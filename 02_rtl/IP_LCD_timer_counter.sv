==> flow/design.v <==
module IP_LCD_timer_counter #(
    parameter SIZE_DATA     = 8 ,
    parameter SIZE_FUNC     = 4 ,
    parameter FREQ          = 50_000_000
)(
    input logic         i_clk   ,
    input logic         i_rst_n ,
    input logic         i_en_lcd, 
    input logic         i_on_lcd,
    input logic         i_lcd_blon,
    input logic [SIZE_DATA-1:0] i_data,
    input logic [SIZE_FUNC-1:0] i_func,
    output logic [SIZE_DATA-1:0]    o_LCD_DATA  ,
    output logic                    o_LCD_E     ,
    output logic                    o_LCD_RW    ,
    output logic                    o_LCD_RS    ,
    output logic                    o_LCD_ON    ,
    output logic                    o_LCD_BLON  ,
    output logic                    o_done_lcd  
);
parameter SIZE_DELAY = 32; 
logic [SIZE_DELAY-1:0] count, ncount;
assign ncount = count + 1'b1;
localparam int  DELAY_15ms      = 50,
                DELAY_4_1_ms    = 30,
                DELAY_1_52ms    = 20,
                DELAY_100us     = 9,
                DELAY_37us      = 4,
                DELAY_230ns     = 2;
logic [SIZE_FUNC-1:0] w_func_i, w_func_next;
localparam [SIZE_FUNC-1:0]  FUNC_INIT       = 0 ,
                            FUNC_SETCURSOR  = 1 ,
                            FUNC_CMD        = 2 ,
                            FUNC_DATA       = 3 ;
logic w_update_func;
assign w_update_func = (state == IDLE) ? 1'b1 : 1'b0;
assign w_func_i = w_update_func ? i_func : w_func_next;
always_ff @( posedge i_clk or negedge i_rst_n ) begin : save_i_func
    if(~i_rst_n) begin
        w_func_next <= '0;
    end else begin
        w_func_next <= w_func_i;
    end
end
logic [SIZE_DATA-1:0] w_data_i, w_data_next;
logic w_update_data;
assign w_update_data = (state == IDLE) ? 1'b1 : 1'b0;
assign w_data_i = w_update_data ? i_data : w_data_next;
always_ff @( posedge i_clk or negedge i_rst_n ) begin : save_i_data
    if(~i_rst_n) begin
        w_data_next <= '0;
    end else begin
        w_data_next <= w_data_i;
    end
end
localparam [SIZE_DATA-1:0] CMD_CLEAR_DISPLAY     = 8'h01,  
                           CMD_RETURN_HOME       = 8'h02,  
                           CMD_ENTRY_INCREASE    = 8'h06,  
                           CMD_DISPLAY_OFF       = 8'h08,  
                           CMD_DISPLAY_ON        = 8'h0C,  
                           CMD_INIT_LCD          = 8'h38,  
                           CMD_LINE_1            = 8'h80,
                           CMD_LINE_2            = 8'hC0;
parameter SIZE_STATE = 32;
logic [SIZE_STATE-1:0] state, nstate;
localparam  [SIZE_STATE-1:0]    IDLE            = 0 ,
                                INIT_SETUP      = 1 ,
                                INIT_WAIT       = 2 ,
                                INIT_STEP       = 3 ,
                                SETCURSOR_SETUP = 4 ,
                                SETCURSOR_WAIT  = 5 ,
                                CMD_SETUP       = 7 ,
                                CMD_WAIT        = 8 ,
                                DATA_SETUP      = 9 ,
                                DATA_WAIT       = 10,
                                DONE            = 11,
                                DONE_WAIT       = 12,
                                INIT_DONE       = 13,
                                INIT_DONE_WAIT  = 14;
parameter SIZE_STEP = 9;
logic [SIZE_STEP-1:0] init_step, ninit_step;
assign ninit_step = init_step + 1;
always @(*) begin : proc_next_state
    case (state)
        IDLE: begin
            case (w_func_i)
                FUNC_INIT:
                    nstate = (i_en_lcd) ? INIT_SETUP : IDLE;
                FUNC_SETCURSOR:
                    nstate = (i_en_lcd) ? SETCURSOR_SETUP : IDLE;
                FUNC_CMD:
                    nstate = (i_en_lcd) ? CMD_SETUP : IDLE;
                FUNC_DATA:
                    nstate = (i_en_lcd) ? DATA_SETUP : IDLE;
                default:
                    nstate = IDLE;
            endcase
        end 
        INIT_SETUP: begin
            nstate = INIT_STEP;
        end
        INIT_STEP:
            nstate = (init_step > 8) ? IDLE : INIT_WAIT;
        INIT_WAIT: begin
            case (init_step)
                0       : nstate = (count == DELAY_15ms) ? INIT_STEP : INIT_WAIT;
                1       : nstate = (count == DELAY_4_1_ms) ? INIT_DONE : INIT_WAIT;
                2, 3    : nstate = (count == DELAY_100us) ? INIT_DONE : INIT_WAIT;
                4, 7, 8 : nstate = (count == DELAY_37us) ? INIT_DONE : INIT_WAIT;
                5, 6    : nstate = (count == DELAY_1_52ms) ? INIT_DONE : INIT_WAIT;
                default : nstate = INIT_DONE;
            endcase
        end
        INIT_DONE: 
            nstate = INIT_DONE_WAIT;
        INIT_DONE_WAIT:
            nstate = (count == DELAY_230ns) ? INIT_STEP : INIT_DONE_WAIT;
        SETCURSOR_SETUP:
            nstate = SETCURSOR_WAIT;
        SETCURSOR_WAIT:
            nstate = (count == DELAY_37us) ? DONE : SETCURSOR_WAIT;
        CMD_SETUP:
            nstate = CMD_WAIT;
        CMD_WAIT: begin
            case (w_data_i)
                CMD_CLEAR_DISPLAY, CMD_RETURN_HOME:
                    nstate = (count == DELAY_1_52ms) ? DONE : CMD_WAIT;
                default:
                    nstate = (count == DELAY_37us) ? DONE : CMD_WAIT;
            endcase
        end
        DATA_SETUP:
            nstate = DATA_WAIT;
        DATA_WAIT:
            nstate = (count == DELAY_37us) ? DONE : DATA_WAIT;
        DONE:
            nstate = DONE_WAIT;
        DONE_WAIT: 
            nstate = (count == DELAY_230ns) ? IDLE : DONE_WAIT;
        default:
            nstate = IDLE;
    endcase
end
always_ff @( posedge i_clk or negedge i_rst_n ) begin : proc_state_next_ff
    if(~i_rst_n) 
        state <= IDLE;
    else 
        state <= nstate;
end
always_ff @( posedge i_clk or negedge i_rst_n ) begin : proc_state_count
    if(~i_rst_n) begin
        count       <= '0;
    end else begin
        case (state)
            INIT_WAIT, INIT_DONE_WAIT, SETCURSOR_WAIT, CMD_WAIT, DATA_WAIT, DONE_WAIT: 
                count       <= ncount;
            default: 
                count       <= '0;
        endcase
    end
end
always_ff @( posedge i_clk or negedge i_rst_n ) begin : proc_state_init_step
    if(~i_rst_n) begin
        init_step   <= '0;
    end else begin
        case (state)
            IDLE, INIT_SETUP:
                init_step   <= '0;
            INIT_STEP: 
                init_step   <= ninit_step;
            default: 
                init_step   <= init_step;
        endcase
    end
end
always_ff @( posedge i_clk or negedge i_rst_n ) begin : proc_o_LCD_DATA
    if(~i_rst_n) begin
        o_LCD_DATA <= '0;
    end else begin
        case (state)
            IDLE:
                o_LCD_DATA <= '0;
            INIT_STEP: begin
                case (init_step)
                    1, 2, 3: begin
                        o_LCD_DATA <= CMD_INIT_LCD;
                    end
                    4: begin
                        o_LCD_DATA <= CMD_DISPLAY_OFF;
                    end
                    5: begin
                        o_LCD_DATA <= CMD_CLEAR_DISPLAY;
                    end
                    6: begin
                        o_LCD_DATA <= CMD_RETURN_HOME;
                    end
                    7: begin
                        o_LCD_DATA <= CMD_ENTRY_INCREASE;
                    end
                    8: begin
                        o_LCD_DATA <= CMD_DISPLAY_ON;
                    end
                    default: begin
                        o_LCD_DATA <= 8'h00;
                    end
                endcase
            end 
            SETCURSOR_SETUP: begin
                case (w_data_i[7:4])
                    4'h00: 
                        o_LCD_DATA <= CMD_LINE_1 + {4'h0, w_data_i[3:0]};
                    4'h01: 
                        o_LCD_DATA <= CMD_LINE_2 + {4'h0, w_data_i[3:0]};
                    default: 
                        o_LCD_DATA <= CMD_LINE_1;
                endcase
            end
            CMD_SETUP: 
                o_LCD_DATA <= w_data_i;
            DATA_SETUP: 
                o_LCD_DATA <= w_data_i;
            default: 
                o_LCD_DATA <= o_LCD_DATA;
        endcase
    end
end
always_ff @( posedge i_clk or negedge i_rst_n ) begin : proc_o_LCD_E
    if(~i_rst_n) begin
        o_LCD_E <= 1'b0;
    end else begin
        case (state)
            INIT_DONE       : o_LCD_E <= 1'b1;
            INIT_DONE_WAIT  : o_LCD_E <= 1'b1;
            DONE            : o_LCD_E <= 1'b1;
            DONE_WAIT       : o_LCD_E <= 1'b1;   
            default         : o_LCD_E <= 1'b0;
        endcase
    end
end
always_ff @( posedge i_clk or negedge i_rst_n ) begin : proc_o_LCD_RW
    if(~i_rst_n) begin
        o_LCD_RW <= 1'b0;
    end else begin
        o_LCD_RW <= 1'b0;
    end
end
always_ff @( posedge i_clk or negedge i_rst_n ) begin : proc_o_LCD_RS
    if(~i_rst_n) begin
        o_LCD_RS <= 1'b0;
    end else begin
        case (state)
            DATA_SETUP, DATA_WAIT: 
                o_LCD_RS <= 1'b1;
            INIT_DONE, INIT_DONE_WAIT, DONE, DONE_WAIT:
                o_LCD_RS <= o_LCD_RS;
            default: 
                o_LCD_RS <= 1'b0; 
        endcase
    end
end
assign o_LCD_ON = i_on_lcd;
assign o_LCD_BLON = i_lcd_blon;
always_ff @( posedge i_clk or negedge i_rst_n ) begin : proc_done_LCD
    if(~i_rst_n) begin
        o_done_lcd <= 1'b0;
    end else begin
        o_done_lcd <= ((state == DONE_WAIT && nstate == IDLE) || (init_step > 8)) ? 1'b1 : 1'b0;
    end
end
endmodule
Tool chain data of IP_LCD_timer_counter
What the tools print for IP_LCD_timer_counter, step after step.
Line numbers count from 1 in the design file above.
Library cell names are shortened.
Not given: -

set-up
  top = IP_LCD_timer_counter
  clock port = i_clk
  cell library = sky130hd
  timing corner = tt_025C_1v80

Word-level counts
Counts by Yosys on the flattened word-level netlist (proc, flatten, opt, wreduce; memories kept). Register bits leave out memories and registers merged into their read ports (data or address). Print and check cells are left out. Cells with the same type and inputs are merged into one.
Memory sizes are those after Yosys's memory passes, which may raise the word count (mostly to a power of two), join words into wider ones and drop unused or constant bits.

bit counts
  register bits = 68
  memory bits (read-only) = 96
  memory cells = 1
  output and inout bits = 14
  word-level cells = 98

memory list
  name             depth  bits a word  read ports  write ports  line  source
  (no name shown)  16     6            1           0            184   case (init_step)

operators by class
  $add $sub $neg = 4
  order comparisons = 1
  equal/unequal tests = 33
  multiplexer cells = 31
  reduce/logical cells = 19

operators with widths
  operator                                                         number
  32-bit by 5-bit equality test with 1-bit output with constant B  2
  32-bit logical NOT                                               2
  4-bit case mux with 14-bit select                                1
  9-bit by 3-bit equality test with 1-bit output with constant B   4
  4-bit two-way mux                                                9
  32-bit by 1-bit adder with 32-bit output with constant B         1
  32-bit by 2-bit equality test with 1-bit output with constant B  1
  32-bit by 3-bit equality test with 1-bit output with constant B  1
  32-bit by 4-bit equality test with 1-bit output with constant B  1
  32-bit by 6-bit equality test with 1-bit output with constant B  1
  8-bit case mux with 4-bit select                                 1
  32-bit two-way mux                                               1
  4-bit equality test with constant B                              7
  4-bit case mux with 5-bit select                                 1
  9-bit by 2-bit equality test with 1-bit output with constant B   2
  9-bit case mux with 2-bit select                                 1
  4-bit by 2-bit equality test with 1-bit output with constant B   4
  8-bit case mux with 2-bit select                                 1
  4-bit case mux with 4-bit select                                 1
  8-bit two-way mux                                                2
  2-bit OR reduction                                               6
  4-bit by 1-bit equality test with 1-bit output with constant B   3
  4-bit by 3-bit equality test with 1-bit output with constant B   3
  9-bit by 1-bit adder with 9-bit output with constant B           1
  9-bit by 1-bit equality test with 1-bit output with constant B   1
  9-bit by 4-bit > comparator with 1-bit output with constant B    1
  9-bit by 4-bit equality test with 1-bit output with constant B   1
  9-bit logical NOT                                                1

Not listed: further kinds 17, cells in them 27.

Depth
Longest topological path by Yosys (ltp), each cell counted once; first at word level (registers and memories cut), then after technology mapping (sequential cells cut; the memories' decode and read muxes count).

depth
  depth after elaboration = 11
  ABC_AREA = 0
  mapped depth = 8

Mapped cells and area
Source: synth_stat.txt of the flow (Yosys; design flattened, memories mapped). It holds for the ABC_AREA given above (unset counts as 0); a run with the other value may have another netlist.

cells by type
  type     number  area in all (um^2)
  dfrtp_1  74      1.85E+03
  nor2_1   46      172.666
  xor2_1   18      157.651
  nand3_1  28      140.134
  ha_1     11      137.632
  nand2_1  29      108.854
  mux2_2   8       90.086
  xnor2_1  10      87.584
  nor4_4   4       85.082
  o21ai_0  15      75.072
  inv_1    14      52.55
  mux2i_1  5       50.048
  nand4_1  8       50.048
  nor3_1   10      50.048
  nor4_1   8       50.048
  a21o_1   6       45.043
  a22oi_1  5       37.536
  and3_1   6       37.536

Other cell types: 43; their cells: 78.

mapped netlist
  cell count = 383
  chip area (Yosys) = 3925.0 um^2
  sequential part of the area = 1878.1 um^2
  mapped flip-flops = 75
  buffer cells = 15

Timing after synthesis
Source: OpenSTA report_checks on the synthesized netlist (no wires, ideal clock, input and output delay 20% of the period each), path of least setup slack; recovery checks are left aside. Register names are those of the netlist, which keeps one name where synthesis merged equal registers.

timing path after synthesis
  kind = reg2reg
  start = register init_step[4]
  end = register o_done_lcd
  clock period = 2310 ps
  library setup time = 123 ps
  time at the first pin = 0 ps
  arrival = 1927 ps
  setup slack = 260 ps
  delay of the path = 2050 ps
  stages = 7
  period reached after synthesis = 2050 ps

"delay of the path" = arrival - input delay + setup time.
"stages" counts driving pins, that of a launching flip-flop among them; a cell with two outputs on the path counts twice.
"period reached after synthesis" is the clock period less the worst setup slack; recovery checks do not enter. This is arithmetic on one report: input and output delays are still those of the set period (20% each).
Between the ends stands the longest chain of elaborated cells between them, by number of cells; it is not shown to be the way that was timed. Of several equally long chains one is given.
A line is the first line of the expression or statement that the cell stems from. Yosys adds cells for indexed reads and writes and turns some case tables into memories.
A register here has more assigning lines than the two given.

on the way, after synthesis
  path through = dfrtp_1 or4_4 or4_1 o21bai_1 o32ai_1 a211o_1 o31ai_2
  length of the longest elaborated chain = 8

ends and longest elaborated chain, after synthesis
  what                                            line  source
  start: declaration                              81    logic [SIZE_STEP-1:0] init_step, ninit_step;
  start: assignment                               170   init_step   <= ninit_step;
  start: assignment                               172   init_step   <= init_step;
  9-bit by 3-bit equality test with 1-bit output  105   case (init_step)
  2-bit OR reduction                              105
  4-bit case mux with 5-bit select                105
  4-bit case mux with 14-bit select               84    case (state)
  32-bit logical NOT                              267   o_done_lcd <= ((state == DONE_WAIT && nstate == IDLE) || (init_step > 8)) ? 1'b1 : 1'b0;
  1-bit logical AND                               267
  1-bit logical OR                                267
  1-bit two-way mux                               267
  end: assignment                                 265   o_done_lcd <= 1'b0;
  end: assignment                                 267
  end: declaration                                19    output logic                    o_done_lcd

Timing after layout
From the final timing report of run 1: the path of least setup slack in the routed layout; clock arrival at registers is part of the times.
The path's times are printed in steps of 10 ps; the period is the one set.

timing path after layout
  kind = reg2reg
  start = register state
  end = register state
  clock period = 3190 ps
  library setup time = 120 ps
  time at the first pin = 350 ps
  arrival = 2650 ps
  setup slack = 770 ps
  stages = 7

Where an end lacks its bit number, it is one bit of the signal, or one of the new flip-flops if synthesis recoded a state register.

on the way, after layout
  path through = dfstp_2 clkbuf_1 mux2_2 nor3_1 nand3_1 mux2i_1 o21ai_0

ends and longest elaborated chain, after layout
  what               line  source
  start: assignment  146   state <= IDLE;
  start: assignment  148   state <= nstate;
  end: assignment    146
  end: assignment    148

No chain of elaborated cells between the ends is given.
Some nets on the timed path still bear RTL names; the line given drives or declares the net.

nets with RTL names, path after layout
  signal       line  source
  w_data_i[5]  48    assign w_data_i = w_update_data ? i_data : w_data_next;

--- measured runs ---
Record of 2 stored runs of the RTL-to-layout flow on IP_LCD_timer_counter, platform sky130hd. The runs are unordered. Constraints: input delay and output delay 20% of the set period each, output load 0.01 pF.
"worst path time": the worst setup path's part of the clock period (all of it between registers, 20% less for each end at a port) less its slack. A launch clock that arrives late makes it longer, a capture clock that arrives late makes it shorter.
"total power of the final layout": no workload was simulated; the value follows from the tool's default switching activity.
"worst path time" is given in steps of 10 ps.
Settings: - = not set for that run.

item                                           run 1    run 2
period_ns                                      3.19     2.95
CORE_UTILIZATION                               29       40
PLACE_DENSITY_LB_ADDON                         0.19     -
HOLD_SLACK_MARGIN                              -0.05    -
CORE_MARGIN                                    10       2
GPL_TIMING_DRIVEN                              0        -
GPL_ROUTABILITY_DRIVEN                         0        -
CTS_CLUSTER_SIZE                               73       -
CAP_MARGIN                                     5        20
SLEW_MARGIN                                    20       20
standard-cell area of the final layout (um^2)  4767.1   4465.5
die footprint (um^2)                           18588.6  10621.4
setup slack of the worst path (ps)             769      698
chip area in the Yosys report (um^2)           3925.0   3925.0
total power of the final layout (mW)           3.482    3.328
sum of negative setup slack (ps)               0        0
worst path time (ps)                           2420     2250
critical path type                             reg2reg  reg2reg
--- end ---
